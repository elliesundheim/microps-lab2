==> flow/design.v <==
module top(input logic [3:0] s1, s2,
            output logic [4:0] led,
            output logic anode1_en, anode2_en,
            output logic [6:0] seg);
		logic reset;
        logic clk;
        logic [3:0] sshow;  
        oscillator myOsc(clk);
        led_logic myLEDLogic(s1, s2, led);
        display_muxer #(16) myDisplayMuxer(clk, reset, s1, s2, anode1_en, anode2_en, sshow);
        seven_seg_disp mySevenSegDisp(sshow, seg);
endmodule
module led_logic(input logic [3:0] s1,
                 input logic [3:0] s2,
                 output logic [4:0] led);
        assign led = s1 + s2;
endmodule
module display_muxer #(parameter NUM_CYCLES_ON_EXP = 18)  
                    (input logic clk,
					 input logic reset,
                     input logic [3:0] s1,s2,
                     output logic anode1_en, anode2_en,
                     output logic [3:0] sshow);
    logic [NUM_CYCLES_ON_EXP-1:0] counter;
    always_ff @(posedge clk, posedge reset)
		if (reset) counter <= 0;
        	else counter <= counter + 1;
    assign anode1_en = counter[NUM_CYCLES_ON_EXP-1];
	assign anode2_en = ~anode1_en;
    mux displayMux(anode1_en, s1, s2, sshow);
endmodule
module mux #(parameter WIDTH = 4)
            (input logic select,
            input logic [WIDTH-1:0] s0, s1,
            output logic [WIDTH-1:0] out);
            always_comb
            case (select)
                1'b0: out = s0;
                1'b1: out = s1;
                default: out = 1'bx;
            endcase
endmodule
module oscillator(output logic clk);
	logic int_osc;
	HSOSC #(.CLKHF_DIV(2'b01)) 
         hf_osc (.CLKHFPU(1'b1), .CLKHFEN(1'b1), .CLKHF(int_osc));
    assign clk = int_osc;
endmodule
module seven_seg_disp(input logic[3:0] s,
					  output logic[6:0] seg);
	always_comb
	begin
		case(s[3:0])
			4'b0000: seg = 7'b0111111;
			4'b0001: seg = 7'b0000110;
			4'b0010: seg = 7'b1011011;
			4'b0011: seg = 7'b1001111;
			4'b0100: seg = 7'b1100110;
			4'b0101: seg = 7'b1101101;
			4'b0110: seg = 7'b1111101;
			4'b0111: seg = 7'b0000111;
			4'b1000: seg = 7'b1111111;
			4'b1001: seg = 7'b1100111;
			4'b1010: seg = 7'b1110111;
			4'b1011: seg = 7'b1111100;
			4'b1100: seg = 7'b1011000;
			4'b1101: seg = 7'b1011110;
			4'b1110: seg = 7'b1111001;
			4'b1111: seg = 7'b1110001;
			default: seg = 7'b0000000;
		endcase
		seg = ~seg;
	end 
endmodule
`timescale 1ns/1ns
`default_nettype none
module testbench();
	logic clk, reset;
	logic [3:0] s1, s2;
	logic anode1_en, anode1_en_expected;
	logic anode2_en, anode2_en_expected;
	logic [4:0] led, led_expected;
	logic [6:0] seg, seg_expected;
	logic [3:0] sshow;
	logic [31:0] vectornum, errors;
	logic [10:0] testvectors[10000:0];  
	oscillator myOsc(clk);
	display_muxer #(18) myDispMux (clk, reset, s1, s2, anode1_en, anode2_en, sshow);
 initial
   begin
     vectornum = 0; errors = 0;
     reset = 0; #12; reset = 1; #27; reset = 0;
     s1 = 4'b0001; s2 = 4'b0010; #10;
   end
endmodule
**Step by step through the tools: display_muxer**

What the tools print for display_muxer, step after step.
Line numbers count from 1 in the design file above.
Operators carry their Yosys type and port widths (W data, S select, Z words).
Cell names lack the library's common part.
Not given: --

- Top module: display_muxer
- Clock input: clk
- Standard-cell library: sky130hd
- Library corner: tt_025C_1v80

**Word-level counts**

Counts by Yosys on the flattened word-level netlist (proc, flatten, opt, wreduce; memories kept). Register bits leave out memories and registers merged into their read ports (data or address); mux counts leave out enables and synchronous resets folded into registers. Print and check cells are left out. Cells with the same type and inputs are merged into one.

- Output and inout port bits: 6
- RAM bits: 0
- Clocked read ports x word width: 0
- Bits in latches: 0
- Memory bits (read-only): 0
- Memory cells: 0
- Elaborated cells: 4
- Bits in registers: 18

- $lt $le $gt $ge: 0
- Add/sub/neg operators: 1
- Bitwise gates (word level): 1
- Multiply operators: 0
- Shift-type cells: 0
- Muxes and demuxes: 1
- Equality and inequality tests: 0
- Div/mod/pow operators: 0
- Reductions and logical operators: 0

Operator list:

| kind | count |
|---|---|
| $add A18 B1 Y18 const B | 1 |
| $pmux W4 S2 | 1 |
| $not A1 Y1 | 1 |

**Depth**

Yosys ltp: most cells in a row. Word level: on the elaborated netlist, between registers, memories and ports. Mapped: between sequential cells and ports; inverters and the memories' decode and read muxes count.

- Depth in word-level cells: 2
- ABC_AREA: 0
- Depth in mapped cells: 5
- Mapped depth without buffers: 5

**Netlist**

Source: synth_stat.txt of the flow (Yosys; design flattened, memories mapped). It holds for the ABC_AREA given above (unset counts as 0); a run with the other value may have another netlist.

Cell types:

| cell | count | area in all (µm²) |
|---|---|---|
| dfrtp_1 | 18 | 450.432 |
| xnor2_1 | 8 | 70.067 |
| xor2_1 | 8 | 70.067 |
| mux2_2 | 4 | 45.043 |
| nand2_1 | 6 | 22.522 |
| nand3_1 | 4 | 20.019 |
| nor3_2 | 2 | 20.019 |
| and3_1 | 3 | 18.768 |
| and4_1 | 2 | 17.517 |
| ha_1 | 1 | 12.512 |
| nand4_2 | 1 | 12.512 |
| inv_1 | 3 | 11.261 |
| nor2_1 | 3 | 11.261 |
| nand3_2 | 1 | 10.01 |
| nand4_1 | 1 | 6.256 |
| clkbuf_1 | 1 | 3.754 |

- Mapped flip-flops: 18
- Buffer cells: 1
- Mapped area: 802.0 µm²
- Sequential area: 450.4 µm²
- Cells in the netlist: 66

The figures by module come from a second, unflattened synthesis with its own total; it is not the netlist above.

- Cells (unflattened synthesis): 66
- Area total of the unflattened synthesis: 805.8 µm²

Each row is one instance without its submodules.

Modules:

| module | instances | cells | area (µm²) |
|---|---|---|---|
| display_muxer | 1 | 62 | 760.7 |
| mux | 1 | 4 | 45.0 |

**Timing after synthesis**

Source: OpenSTA report_checks on the synthesized netlist (no wires, ideal clock, input and output delay 20% of the period each), path of least setup slack; recovery checks are left aside. Register names are those of the netlist, which keeps one name where synthesis merged equal registers.

- Path type: reg-to-reg
- Start: register counter[3]
- End: register counter[17]
- Path buffers: 0
- Arrival: 1133 ps
- Path slack: 18 ps
- Data required time: 1150 ps
- Stages on the path: 5
- Clock period: 1280 ps
- Path delay: 1263 ps
- Synthesis period reached: 1262 ps

"path delay" is the arrival time less input delay plus setup time.
"stages on the path" counts driving pins, that of a launching flip-flop among them; a cell with two outputs on the path counts twice.
"synthesis period reached" is the clock period less the worst setup slack; recovery checks do not enter. This is arithmetic on one report: input and output delays are still those of the set period (20% each).
Between the ends stands the longest chain of elaborated cells between them, by number of cells; it is not shown to be the way that was timed. Of several equally long chains one is given.
Each line given opens the expression or statement behind the cell; cells for indexed reads and writes are added by Yosys, which also makes memories of some case tables.

- Cell sequence: dfrtp_1 > nand4_2 > nor3_2 > nand4_1 > xnor2_1
- Cells in the longest elaborated chain: 1

Ends and longest elaborated chain, after synthesis:

| item | RTL line | source |
|---|---|---|
| start: declaration | 24 | `logic [NUM_CYCLES_ON_EXP-1:0] counter;` |
| start: assignment | 26 | `if (reset) counter <= 0;` |
| start: assignment | 27 | `else counter <= counter + 1;` |
| $add A18 B1 Y18 | 27 |  |
| end: assignment | 26 |  |
| end: assignment | 27 |  |
| end: declaration | 24 |  |

**Path in the finished layout**

Path of least setup slack in the final report of run A (OpenROAD, finished layout, wires in). Where an end is a register, its clock arrival counts in the times.
The path's times are printed in steps of 10 ps; the period is the one set.

- Path type: reg-to-output
- Start: register counter[17]
- End: output sshow[1]
- External output delay: 340 ps
- Clock period: 1720 ps
- Data required time: 1380 ps
- Path buffers: 3
- Path slack: 10 ps
- Stages on the path: 5
- Arrival: 1370 ps

Between the ends stands the longest chain of elaborated cells between them, by number of cells; it is not shown to be the way that was timed. Of several equally long chains one is given.

- Cell sequence: dfrtp_1 > buf_6 > buf_6 > mux2_4 > buf_6
- Cells in the longest elaborated chain: 2

Ends and longest elaborated chain, post-layout:

| item | RTL line | source |
|---|---|---|
| start: declaration | 24 | `logic [NUM_CYCLES_ON_EXP-1:0] counter;` |
| start: assignment | 26 | `if (reset) counter <= 0;` |
| start: assignment | 27 | `else counter <= counter + 1;` |
| $not A1 Y1 | 37 | `case (select)` |
| $pmux W4 S2 | 37 |  |
| end: declaration | 23 | `output logic [3:0] sshow);` |

==> runs of display_muxer <==
display_muxer through Yosys and OpenROAD on sky130hd: 2 stored runs, unordered, with their settings and measured results. The constraints put input and output delay at 20% of the set period each and load the outputs with 0.01 pF.
"achieved clock period" means the clock period less the worst setup slack. The figure is calculated, with input and output delays left at 20% of the set period.
By "worst path time" is meant the share of the clock period that the worst setup path is allowed (20% is reserved at inputs, 20% at outputs), minus its slack. Clock arrival times at its registers enter into it.
"total power after layout" is the tool's figure for a default switching activity; nothing was simulated.
"worst path time" is known to 10 ps.
A setting shown as n/a is not set for that run.
A result given as n/a is not shown for that run.

| name | run A | run B |
|---|---|---|
| period_ns | 1.72 | 1.07 |
| CORE_UTILIZATION | 43 | 60 |
| SETUP_SLACK_MARGIN | 0.14 | n/a |
| PLACE_DENSITY_LB_ADDON | 0.29 | 0.19 |
| CORE_MARGIN | 5 | 2 |
| TNS_END_PERCENT | 15 | n/a |
| GPL_TIMING_DRIVEN | 1 | n/a |
| CTS_CLUSTER_SIZE | 23 | 80 |
| CAP_MARGIN | 10 | 20 |
| MIN_ROUTING_LAYER | met2 | n/a |
| SLEW_MARGIN | 20 | 20 |
| area inside the die boundary (µm²) | 2828.6 | n/a |
| cell area after synthesis (µm²) | 802.0 | n/a |
| standard-cell area after routing (µm²) | 1069.8 | n/a |
| worst path time (ps) | 1370 | n/a |
| type of the worst setup path | reg-to-output | n/a |
| worst setup slack after layout (ps) | 6 | n/a |
| achieved clock period (ps) | 1714 | n/a |
| utilization | 0.613 | n/a |
| total negative slack (ps) | 0 | n/a |
| total power after layout (mW) | 0.6702 | n/a |

Run B: not finished: clock tree synthesis ended with error DPL-0038
